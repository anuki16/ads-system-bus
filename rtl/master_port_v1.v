==> flow/design.v <==
module master_port_v1 #(parameter ADDR_WIDTH = 16, DATA_WIDTH = 8)
(
	input clk, rstn,
	input [DATA_WIDTH-1:0] dwdata,  
	output [DATA_WIDTH-1:0] drdata,	 
	input [ADDR_WIDTH-1:0] daddr,
	input dvalid, 			 		 
	output dready,
	input dmode,					 
	input mrdata,	 
	output reg mwdata,	 
	output mmode,	 
	output reg mvalid,	 
	input svalid,	 
	output mbreq,
	input mbgrant
);
	localparam SLAVE_ADDR_WIDTH = 4;	 
	localparam SLAVE_MEM_ADDR_WIDTH = ADDR_WIDTH - SLAVE_ADDR_WIDTH;	 
	reg [DATA_WIDTH-1:0] wdata;
	reg [ADDR_WIDTH-1:0] addr;
	reg mode;
	reg [DATA_WIDTH-1:0] rdata;
	reg [7:0] counter;
    localparam IDLE  = 3'b000,    
               ADDR  = 3'b001, 	 
               RDATA = 3'b010,     
			   WDATA = 3'b011,	 
			   REQ 	 = 3'b101;	 
	reg [2:0] state, next_state;
	always @(*) begin
		case (state)
			IDLE  : next_state = (dvalid) ? REQ : IDLE;
			REQ	  : next_state = (mbgrant) ? ADDR : REQ;
			ADDR  : next_state = (counter == SLAVE_MEM_ADDR_WIDTH-1) ? ((mode) ? WDATA : RDATA) : ADDR;
			RDATA : next_state = (svalid && (counter == DATA_WIDTH-1)) ? IDLE : RDATA;
			WDATA : next_state = (counter == DATA_WIDTH-1) ? IDLE : WDATA;
			default: next_state = IDLE;
		endcase
	end
	always @(posedge clk) begin
		state <= (!rstn) ? IDLE : next_state;
	end
	assign dready = (state == IDLE);
	assign drdata = rdata;
	assign mmode = mode;
	assign mbreq = (state != IDLE);		 
	always @(posedge clk) begin
		if (!rstn) begin
			wdata <= 'b0;
			rdata <= 'b0;
			addr <= 'b0;
			mode <= 0;
			counter <= 'b0;
			mvalid <= 0;
			mwdata <= 0;
		end
		else begin
			case (state)
				IDLE : begin
					counter <= 'b0;
					mvalid <= 0;
					if (dvalid) begin	 
						wdata <= dwdata;
						addr <= daddr;
						mode <= dmode;
					end else begin
						wdata <= wdata;
						addr <= addr;
						mode <= mode;
					end
				end
				REQ : begin
				end
				ADDR : begin	 
					mwdata <= addr[counter];
					mvalid <= 1'b1;
					if (counter == SLAVE_MEM_ADDR_WIDTH-1) begin
						counter <= 'b0;
					end else begin
						counter <= counter + 1;
					end
				end
				RDATA : begin	 
					mvalid <= 1'b0;
					if (svalid) begin
						rdata[counter] <= mrdata;
						if (counter == DATA_WIDTH-1) begin
							counter <= 'b0;
						end else begin
							counter <= counter + 1;
						end 
					end else begin
						rdata <= rdata;
						counter <= counter;
					end
				end
				WDATA : begin	 
					mwdata <= wdata[counter];
					mvalid <= 1'b1;
					if (counter == DATA_WIDTH-1) begin
						counter <= 'b0;
					end else begin
						counter <= counter + 1;
					end
				end
				default: begin
					wdata <= wdata;
					rdata <= rdata;
					addr <= addr;
					mode <= mode;
					counter <= counter;
					mvalid <= mvalid;
					mwdata <= mwdata;
				end
			endcase
		end
	end
endmodule
[Reports on master_port_v1]
The steps from the RTL of master_port_v1 to its reports follow in flow order.
Line numbers count from 1 in the design file above.
Library cell names are shortened.
The mark n/a stands for no value.
Set-up
  design top: master_port_v1
  clock port: clk
  cell library: sky130hd
  corner: tt_025C_1v80

[Elaborated design]
Source: Yosys, flattened and elaborated, memories not mapped. Widths are those after wreduce. Registers that Yosys merges into a memory's read port (data or address) are not register bits. Print and check cells do not count.
Operators by class
  $add $sub $neg: 2
  equal/unequal tests: 7
  shifts and indexed selects: 4
  mux-type cells: 13
  bitwise gates (word level): 3
  reduce/logical cells: 11
Operator list (number)
  case mux 8 bit (select 4 bit): 1
  two-way mux 8 bit: 3
  indexed select 16 x 8 -> 1 bit: 1
  case mux 3 bit (select 5 bit): 1
  variable shift 1 x 9 -> 8 bit: 1
  variable shift 1 x 9 -> 8 bit (first input constant): 1
  negation 8 -> 9 bit: 1
  adder 8 x 1 -> 8 bit (second input constant): 1
  == test 8 x 3 -> 1 bit (second input constant): 1
  == test 8 x 4 -> 1 bit (second input constant): 1
  bitwise AND 8 bit: 1
  bitwise OR 8 bit: 1
  indexed select 8 x 8 -> 1 bit: 1
  inverter 8 bit: 1
  AND reduction 2 bit: 3
  == test 3 x 2 -> 1 bit (second input constant): 2
  two-way mux 3 bit: 2
  two-way mux 2 bit: 3
  nonzero test 2 bit: 2
  OR reduction 2 bit: 2
  nonzero test 4 bit: 1
  case mux 1 bit (select 2 bit): 2
  == test 3 x 1 -> 1 bit (second input constant): 1
  == test 3 bit (second input constant): 1
  logical NOT 3 bit: 1
  nonzero test 3 bit: 1
  != test 2 bit (second input constant): 1
  logical AND 1 bit: 1
  two-way mux 1 bit: 1
Word-level totals
  register bits after elaboration: 46
  input bits: 31
  word-level cells: 48

[Depth]
Yosys ltp: most cells in a row. Word level: on the elaborated netlist, between registers, memories and ports. Mapped: between sequential cells and ports; inverters and the memories' decode and read muxes count.
Depth
  word-level depth: 5
  ABC_AREA: 0
  mapped depth: 8
  mapped depth without buffers: 6

[Netlist]
Yosys stat after the flow's synthesis: flattened, memories mapped to cells. It holds for the ABC_AREA given above (unset counts as 0); a run with the other value may have another netlist.
Synthesis totals
  cells in the netlist: 300
  synthesis area: 2413.6 um2
  flip-flop cells: 46
  buffer cells: 22
Cells by type (number)
  dfxtp_1: 46
  nand2_1: 68
  a21oi_1: 34
  mux2i_1: 10
  mux4_2: 4
  o211ai_1: 11
  nand3_1: 13
  clkbuf_1: 15
  nor2b_1: 8
  nor3_1: 8
  nor2_1: 9
  nand4_1: 5
  inv_1: 8
  ha_1: 2
  o21ai_0: 5
  buf_12: 1
  and3_1: 3
  nand2b_1: 3
Not listed: further types 33, cells in them 47.

[Worst setup path after synthesis]
Path of least setup slack by OpenSTA after synthesis, without wires, with an ideal clock, recovery checks aside; 20% of the period is set as input and as output delay. Where synthesis merged equal registers, the netlist keeps one of their names.
Timing path post-synthesis
  path kind: register to register
  start: register counter[0]
  end: register rdata[3]
  period: 2.29 ns
  launch time at the first pin: 0.000 ns
  arrival time: 1.565 ns
  data required time: 2.175 ns
  setup slack: 0.610 ns
  delay of the path: 1.680 ns
  stages: 8
  period reached after synthesis: 1.68 ns
"delay of the path" is the arrival time less input delay plus setup time.
"stages" counts driving pins, that of a launching flip-flop among them; a cell with two outputs on the path counts twice.
"period reached after synthesis" = period - worst setup slack (recovery checks aside). The figure is calculated, with input and output delays left at 20% of the set period.
Between the ends stands the longest chain of elaborated cells between them, by number of cells; it is not shown to be the way that was timed. Of several equally long chains one is given.
Each line given opens the expression or statement behind the cell; cells for indexed reads and writes are added by Yosys, which also makes memories of some case tables.
A register here has more assigning lines than the two given.
On the way, post-synthesis
  cell sequence: dfxtp_1 > buf_2 > inv_1 > ha_1 > xnor2_1 > and3_1 > and3_1 > o21a_1
  cells in the longest elaborated chain: 5
Ends and longest elaborated chain, post-synthesis
  from (decl): line 24  | reg [7:0] counter;
  from (assign): line 81  | counter <= counter + 1;
  from (assign): line 91  | counter <= counter + 1;
  negation 8 -> 9 bit: line 87  | rdata[counter] <= mrdata;
  variable shift 1 x 9 -> 8 bit: line 87
  inverter 8 bit: line 87
  bitwise AND 8 bit: line 87
  bitwise OR 8 bit: line 87
  to (assign): line 87
  to (assign): line 94  | rdata <= rdata;
  to (decl): line 23  | reg [DATA_WIDTH-1:0] rdata;

# Flow runs of master_port_v1

Module master_port_v1, platform sky130hd: 2 stored runs of the flow (Yosys, OpenROAD) with differing settings, in no particular order. Input and output delays are each 20% of the period that was set; the output load is 0.01 pF.

==> flow run A: settings <==
{ "period_ns": 1.71, "CORE_UTILIZATION": 69, "SETUP_SLACK_MARGIN": 0.32, "PLACE_DENSITY_LB_ADDON": 0.27, "CORE_ASPECT_RATIO": 0.53, "CELL_PAD_IN_SITES_GLOBAL_PLACEMENT": 2, "CTS_CLUSTER_SIZE": 64, "CTS_CLUSTER_DIAMETER": 380, "MAX_ROUTING_LAYER": "met4", "CAP_MARGIN": 20, "CORE_MARGIN": 2, "SLEW_MARGIN": 20 }
==> flow run A: results <==
no results, placement failed with FLW-0024

==> flow run B: settings <==
{ "period_ns": 2.81, "CORE_UTILIZATION": 72, "SETUP_SLACK_MARGIN": -0.01, "PLACE_DENSITY_LB_ADDON": 0.15, "CORE_ASPECT_RATIO": 0.65, "CORE_MARGIN": 6, "ABC_AREA": 1, "GPL_ROUTABILITY_DRIVEN": 0, "SLEW_MARGIN": 25, "CAP_MARGIN": 20 }
==> flow run B: results <==
no results, placement failed with FLW-0024
