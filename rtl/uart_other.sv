==> flow/design.v <==
module uart_other
  #(parameter
    DATA_WIDTH = 8,
    BAUD_RATE  = 115200,
    CLK_FREQ   = 100_000_000
    )(
    input  logic                  sig_rx,
    output logic [DATA_WIDTH-1:0] data_rx,
    output logic                  valid_rx,
    input  logic                  ready_rx,
    output logic                  sig_tx,
    input  logic [DATA_WIDTH-1:0] data_tx,
    input  logic                  valid_tx,
    output logic                  ready_tx,
    input  logic                  clk,
    input  logic                  rstn
  );
   uart_tx_other #(DATA_WIDTH, BAUD_RATE, CLK_FREQ)
   uart_tx_inst(.*);
   uart_rx_other #(DATA_WIDTH, BAUD_RATE, CLK_FREQ)
   uart_rx_inst(.*);
endmodule
module uart_rx_other
  #(parameter
    DATA_WIDTH = 8,
    BAUD_RATE  = 115200,
    CLK_FREQ   = 100_000_000
   )
   (
    input  logic                  sig_rx,
    output logic [DATA_WIDTH-1:0] data_rx,
    output logic                  valid_rx,
    input  logic                  ready_rx,
    input  logic clk,
    input  logic rstn
   );
   localparam LB_DATA_WIDTH    = $clog2(DATA_WIDTH);
   localparam PULSE_WIDTH      = CLK_FREQ / BAUD_RATE;
   localparam LB_PULSE_WIDTH   = $clog2(PULSE_WIDTH);
   localparam HALF_PULSE_WIDTH = PULSE_WIDTH / 2;
   function majority5(input [4:0] val);
      case(val)
        5'b00000: majority5 = 0;
        5'b00001: majority5 = 0;
        5'b00010: majority5 = 0;
        5'b00100: majority5 = 0;
        5'b01000: majority5 = 0;
        5'b10000: majority5 = 0;
        5'b00011: majority5 = 0;
        5'b00101: majority5 = 0;
        5'b01001: majority5 = 0;
        5'b10001: majority5 = 0;
        5'b00110: majority5 = 0;
        5'b01010: majority5 = 0;
        5'b10010: majority5 = 0;
        5'b01100: majority5 = 0;
        5'b10100: majority5 = 0;
        5'b11000: majority5 = 0;
        default:  majority5 = 1;
      endcase
   endfunction
   logic [1:0] sampling_cnt;
   logic [4:0] sig_q;
   logic       sig_r;
   always_ff @(posedge clk) begin
      if(!rstn) begin
         sampling_cnt <= 0;
         sig_q        <= 5'b11111;
         sig_r        <= 1;
      end
      else begin
         if(sampling_cnt == 0) begin
            sig_q <= {sig_rx, sig_q[4:1]};
         end
         sig_r        <= majority5(sig_q);
         sampling_cnt <= sampling_cnt + 1;
      end
   end
   typedef enum logic [1:0] {STT_DATA,
                             STT_STOP,
                             STT_WAIT
                             } statetype;
   statetype                 state;
   logic [DATA_WIDTH-1:0]   data_tmp_r;
   logic [LB_DATA_WIDTH:0]  data_cnt;
   logic [LB_PULSE_WIDTH:0] clk_cnt;
   logic                    rx_done;
   always_ff @(posedge clk) begin
      if(!rstn) begin
         state      <= STT_WAIT;
         data_tmp_r <= 0;
         data_cnt   <= 0;
         clk_cnt    <= 0;
      end
      else begin
         case(state)
           STT_DATA: begin
              if(0 < clk_cnt) begin
                 clk_cnt <= clk_cnt - 1;
              end
              else begin
                 data_tmp_r <= {sig_r, data_tmp_r[DATA_WIDTH-1:1]};
                 clk_cnt    <= PULSE_WIDTH;
                 if(data_cnt == DATA_WIDTH - 1) begin
                    state <= STT_STOP;
                 end
                 else begin
                    data_cnt <= data_cnt + 1;
                 end
              end
           end
           STT_STOP: begin
              if(0 < clk_cnt) begin
                 clk_cnt <= clk_cnt - 1;
              end
              else if(sig_r) begin
                 state <= STT_WAIT;
              end
           end
           STT_WAIT: begin
              if(sig_r == 0) begin
                 clk_cnt  <= PULSE_WIDTH + HALF_PULSE_WIDTH;
                 data_cnt <= 0;
                 state    <= STT_DATA;
              end
           end
           default: begin
              state <= STT_WAIT;
           end
         endcase
      end
   end
   assign rx_done = (state == STT_STOP) && (clk_cnt == 0);
   logic [DATA_WIDTH-1:0] data_r;
   logic                  valid_r;
   always_ff @(posedge clk) begin
      if(!rstn) begin
         data_r  <= 0;
         valid_r <= 0;
      end
      else if(rx_done && !valid_r) begin
         valid_r <= 1;
         data_r  <= data_tmp_r;
      end
      else if(valid_r && (state == STT_WAIT)) begin
         valid_r <= 0;
      end
   end
   assign data_rx  = data_r;
   assign valid_rx = valid_r;
endmodule
module uart_tx_other
  #(parameter
    DATA_WIDTH = 8,
    BAUD_RATE  = 115200,
    CLK_FREQ   = 100_000_000
   )(    
    output logic                  sig_tx,
    input  logic [DATA_WIDTH-1:0] data_tx,
    input  logic                  valid_tx,
    output logic                  ready_tx,
    input logic  clk,
    input logic  rstn
   );
   localparam LB_DATA_WIDTH    = $clog2(DATA_WIDTH);
   localparam PULSE_WIDTH      = CLK_FREQ / BAUD_RATE;
   localparam LB_PULSE_WIDTH   = $clog2(PULSE_WIDTH);
   localparam HALF_PULSE_WIDTH = PULSE_WIDTH / 2;
   typedef enum logic [1:0] {STT_DATA,
                             STT_STOP,
                             STT_WAIT
                             } statetype;
   statetype                 state;
   logic [DATA_WIDTH-1:0]     data_r;
   logic                      sig_r;
   logic                      ready_r;
   logic [LB_DATA_WIDTH-1:0]  data_cnt;
   logic [LB_PULSE_WIDTH:0]   clk_cnt;
   always_ff @(posedge clk) begin
      if(!rstn) begin
         state    <= STT_WAIT;
         sig_r    <= 1;
         data_r   <= 0;
         ready_r  <= 1;
         data_cnt <= 0;
         clk_cnt  <= 0;
      end
      else begin
         case(state)
           STT_DATA: begin
              if(0 < clk_cnt) begin
                 clk_cnt <= clk_cnt - 1;
              end
              else begin
                 sig_r   <= data_r[data_cnt];
                 clk_cnt <= PULSE_WIDTH;
                 if(data_cnt == DATA_WIDTH - 1) begin
                    state <= STT_STOP;
                 end
                 else begin
                    data_cnt <= data_cnt + 1;
                 end
              end
           end
           STT_STOP: begin
              if(0 < clk_cnt) begin
                 clk_cnt <= clk_cnt - 1;
              end
              else begin
                 state   <= STT_WAIT;
                 sig_r   <= 1;
                 clk_cnt <= PULSE_WIDTH + HALF_PULSE_WIDTH;
              end
           end
           STT_WAIT: begin
              if(0 < clk_cnt) begin
                 clk_cnt <= clk_cnt - 1;
              end
              else if(!ready_r) begin
                 ready_r <= 1;
              end
              else if(valid_tx) begin
                 state    <= STT_DATA;
                 sig_r    <= 0;
                 data_r   <= data_tx;
                 ready_r  <= 0;
                 data_cnt <= 0;
                 clk_cnt  <= PULSE_WIDTH;
              end
           end
           default: begin
              state <= STT_WAIT;
           end
         endcase
      end
   end
   assign sig_tx   = sig_r;
   assign ready_tx = ready_r;
endmodule
## From RTL to reports: uart_other

Tool output for the design above, in the order of the flow.
Lines are those of the file above, counted from 1.
The mark n/a stands for no value.

- Top: uart_other
- Clock input: clk
- Cell library: sky130hd
- Timing corner: tt_025C_1v80

## Word-level counts

Yosys after proc, flatten, opt, wreduce and memory -nomap, before mapping. Print and check cells are not counted. Equal cells are merged and count once.
Memory sizes are those after Yosys's memory passes, which may raise the word count (mostly to a power of two), join words into wider ones and drop unused or constant bits.

- Bits in registers: 67
- ROM bits: 32
- Clocked read ports x word width: 1
- Memories kept: 1

Memory list:

| name | words | width | rd ports | wr ports | RTL line | RTL |
|---|---|---|---|---|---|---|
| (no name shown) | 32 | 1 | 1 | 0 | 42 | `case(val)` |

- $add $sub $neg: 5
- $lt $le $gt $ge: 2
- Equality and inequality tests: 22
- Shift operators: 1
- Multiplexer cells: 43
- Bitwise operators: 2
- Reductions and logical operators: 24

Operator list:

| cell | number |
|---|---|
| 11-bit 2-to-1 mux | 8 |
| 11-bit parallel mux with 3-bit select | 2 |
| 1-bit by 11-bit less-than comparator with 1-bit output with constant A | 2 |
| 11-bit by 1-bit subtractor with 11-bit output with constant B | 2 |
| 2-bit 2-to-1 mux | 11 |
| 2-bit inequality test with constant B | 9 |
| 6-bit AND reduction | 3 |
| 3-bit 2-to-1 mux | 5 |
| 2-bit parallel mux with 3-bit select | 2 |
| 4-bit 2-to-1 mux | 3 |
| 11-bit logical NOT | 1 |
| 2-bit by 1-bit inequality test with 1-bit output with constant B | 5 |
| 1-bit 2-to-1 mux | 9 |
| 4-bit AND reduction | 2 |
| 8-bit by 3-bit variable part select with 1-bit output | 1 |
| 4-bit parallel mux with 2-bit select | 1 |
| 2-bit logical NOT | 3 |
| 2-bit nonzero test | 3 |
| 3-bit AND reduction | 2 |
| 3-bit nonzero test | 2 |
| 3-bit parallel mux with 2-bit select | 1 |
| 5-bit AND reduction | 1 |
| 2-bit by 1-bit == test with 1-bit output with constant B | 2 |
| 2-bit == test with constant B | 2 |
| 2-bit AND reduction | 2 |
| 4-bit by 1-bit adder with 4-bit output with constant B | 1 |
| 4-bit by 3-bit == test with 1-bit output with constant B | 1 |
| 1-bit logical AND | 3 |

Other operator kinds: 8; their cells: 10.

## Longest topological paths

Longest topological path by Yosys (ltp), each cell counted once; first at word level (registers and memories cut), then after technology mapping (sequential cells cut; the memories' decode and read muxes count).

- Word-level depth: 4
- ABC_AREA: 0
- Depth in mapped cells: 8

## Netlist

Yosys stat after the flow's synthesis: flattened, memories mapped to cells. It holds for the ABC_AREA given above (unset counts as 0); a run with the other value may have another netlist.

- Mapped cells: 403
- Synthesis area: 0.0035334 mm^2
- Flip-flop cells: 70

Cell types:

| cell type | number |
|---|---|
| sky130_fd_sc_hd__dfxtp_1 | 70 |
| sky130_fd_sc_hd__mux2i_1 | 19 |
| sky130_fd_sc_hd__a21oi_1 | 33 |
| sky130_fd_sc_hd__o21ai_0 | 28 |
| sky130_fd_sc_hd__nand3_1 | 26 |
| sky130_fd_sc_hd__nand2_1 | 28 |
| sky130_fd_sc_hd__nand4_1 | 16 |
| sky130_fd_sc_hd__nor2_1 | 25 |
| sky130_fd_sc_hd__nor4_4 | 4 |
| sky130_fd_sc_hd__ha_1 | 6 |
| sky130_fd_sc_hd__nor3_1 | 12 |
| sky130_fd_sc_hd__o211a_1 | 6 |
| sky130_fd_sc_hd__clkbuf_1 | 15 |
| sky130_fd_sc_hd__inv_1 | 15 |
| sky130_fd_sc_hd__nor2b_1 | 6 |
| sky130_fd_sc_hd__or3_1 | 6 |
| sky130_fd_sc_hd__a31o_2 | 4 |
| sky130_fd_sc_hd__o311a_2 | 3 |

Not listed: further types 50, cells in them 81.
By module: a second synthesis without flattening, with its own total; a netlist apart from the flattened one above.

- Cells (unflattened synthesis): 416
- Area (unflattened synthesis): 0.0035534 mm^2

Rows give one instance, submodules left out.

Modules:

| module | times used | cells | area (mm^2) | seq. area (mm^2) |
|---|---|---|---|---|
| uart_rx_other | 1 | 243 | 0.0020482 | 0.0008608 |
| uart_tx_other | 1 | 173 | 0.0015052 | 0.0005405 |
| uart_other | 1 | 0 | 0 | 0 |

## Timing after synthesis

OpenSTA on the mapped netlist: ideal clock, no wires. The path of least setup slack (recovery checks aside). Input and output delay are each 20% of the period. Register names are those of the netlist, which keeps one name where synthesis merged equal registers.

- Kind: reg2reg
- Start point: register uart_rx_inst.clk_cnt[0]
- End point: register uart_rx_inst.data_r[0]
- Clock period: 2.46 ns
- Setup time: 0.128 ns
- Launch time at the first pin: 0.000 ns
- Data arrival time: 1.797 ns
- Data required time: 2.332 ns
- Path slack: 0.536 ns
- Delay of the path: 1.925 ns
- Stages on the path: 9
- Path buffers: 2
- Synthesis period reached: 1.924 ns

"delay of the path" is the arrival time less input delay plus setup time.
"stages on the path" counts driving pins, that of a launching flip-flop among them; a cell with two outputs on the path counts twice.
"synthesis period reached" is the clock period less the worst setup slack; recovery checks do not enter. This is arithmetic on one report: input and output delays are still those of the set period (20% each).
Between the ends stands the longest chain of elaborated cells between them, by number of cells; it is not shown to be the way that was timed. Of several equally long chains one is given.
A line is the first line of the expression or statement that the cell stems from. Yosys adds cells for indexed reads and writes and turns some case tables into memories.
At most two assigning lines are given for a register; there are more.

- Path through: sky130_fd_sc_hd__dfxtp_1 > sky130_fd_sc_hd__inv_1 > sky130_fd_sc_hd__ha_1 > sky130_fd_sc_hd__or3b_2 > sky130_fd_sc_hd__clkbuf_1 > sky130_fd_sc_hd__nor4_2 > sky130_fd_sc_hd__buf_4 > sky130_fd_sc_hd__mux2i_1 > sky130_fd_sc_hd__nor2_1
- Length of the longest elaborated chain: 3

Ends and longest elaborated chain, after synthesis:

| what | RTL line | RTL |
|---|---|---|
| start, declared | 86 | `logic [LB_PULSE_WIDTH:0] clk_cnt;` |
| start, assigned | 99 | `clk_cnt <= clk_cnt - 1;` |
| start, assigned | 114 | `clk_cnt <= clk_cnt - 1;` |
| 11-bit logical NOT | 133 | `assign rx_done = (state == STT_STOP) && (clk_cnt == 0);` |
| 1-bit logical AND | 133 |  |
| 1-bit logical AND | 141 | `else if(rx_done && !valid_r) begin` |
| end, assigned | 138 | `data_r  <= 0;` |
| end, assigned | 143 | `data_r  <= data_tmp_r;` |
| end, declared | 134 | `logic [DATA_WIDTH-1:0] data_r;` |

## Path in the finished layout

From the final timing report of stored run 1: the path of least setup slack in the routed layout; clock arrival at registers is part of the times.

- Kind: reg2reg
- Start point: register uart_rx_inst.clk_cnt[1]
- End point: register uart_rx_inst.data_r[3]
- Clock period: 2.09 ns
- Setup time: 0.11 ns
- Launch time at the first pin: 0.35 ns
- Data arrival time: 2.25 ns
- Data required time: 2.33 ns
- Path slack: 0.08 ns
- Stages on the path: 8
- Path buffers: 1

Between the ends stands the longest chain of elaborated cells between them, by number of cells; it is not shown to be the way that was timed. Of several equally long chains one is given.
At most two assigning lines are given for a register; there are more.

- Path through: sky130_fd_sc_hd__dfxtp_1 > sky130_fd_sc_hd__inv_1 > sky130_fd_sc_hd__ha_1 > sky130_fd_sc_hd__or3b_4 > sky130_fd_sc_hd__nor4_4 > sky130_fd_sc_hd__clkdlybuf4s15_2 > sky130_fd_sc_hd__mux2i_1 > sky130_fd_sc_hd__nor2_1
- Length of the longest elaborated chain: 3

Ends and longest elaborated chain, after layout:

| what | RTL line | RTL |
|---|---|---|
| start, declared | 86 | `logic [LB_PULSE_WIDTH:0] clk_cnt;` |
| start, assigned | 99 | `clk_cnt <= clk_cnt - 1;` |
| start, assigned | 114 | `clk_cnt <= clk_cnt - 1;` |
| 11-bit logical NOT | 133 | `assign rx_done = (state == STT_STOP) && (clk_cnt == 0);` |
| 1-bit logical AND | 133 |  |
| 1-bit logical AND | 141 | `else if(rx_done && !valid_r) begin` |
| end, assigned | 138 | `data_r  <= 0;` |
| end, assigned | 143 | `data_r  <= data_tmp_r;` |
| end, declared | 134 | `logic [DATA_WIDTH-1:0] data_r;` |

2 stored runs of uart_other in the flow (synthesis by Yosys, layout by OpenROAD, sky130hd cells), in arbitrary order. Constraints: input delay and output delay 20% of the set period each, output load 0.01 pF.
"achieved clock period" is the run's clock period less its worst setup slack. It is reckoned from that one timing run; input and output delays stay at 20% of the period that was set.
By "time of the worst setup path" is meant the share of the clock period that the worst setup path is allowed (20% is reserved at inputs, 20% at outputs), minus its slack. Clock arrival times at its registers enter into it.
"total power after layout" is the tool's figure for a default switching activity; nothing was simulated.

### Stored run 1

Settings: `period_ns=2.09`, `CORE_UTILIZATION=50`, `CAP_MARGIN=20`, `CORE_MARGIN=2`, `SLEW_MARGIN=20`

- Total negative slack on setup checks: 0.000 ns
- Standard-cell area after layout: 0.0042028 mm^2
- Total power after layout: 4,217 uW
- Post-synthesis cell area: 0.0035334 mm^2
- Achieved clock period: 2.010 ns
- Full die area: 0.0077554 mm^2
- Worst setup slack after layout: 0.080 ns
- Time of the worst setup path: 2.01 ns
- Worst setup path kind: reg2reg

### Stored run 2

Settings: `period_ns=1.74`, `CORE_UTILIZATION=28`, `SETUP_SLACK_MARGIN=0.38`, `PLACE_DENSITY_LB_ADDON=0.04`, `ABC_AREA=0`, `GPL_TIMING_DRIVEN=0`, `GPL_ROUTABILITY_DRIVEN=1`, `CTS_CLUSTER_SIZE=85`, `CTS_CLUSTER_DIAMETER=252`, `MIN_ROUTING_LAYER=met1`, `CAP_MARGIN=20`, `CORE_MARGIN=2`, `SLEW_MARGIN=20`

- Total negative slack on setup checks: -3.462 ns
- Standard-cell area after layout: 0.005434 mm^2
- Total power after layout: 6,787 uW
- Post-synthesis cell area: 0.0035334 mm^2
- Achieved clock period: 1.919 ns
- Full die area: 0.0135338 mm^2
- Worst setup slack after layout: -0.179 ns
- Time of the worst setup path: 1.92 ns
- Worst setup path kind: reg2reg
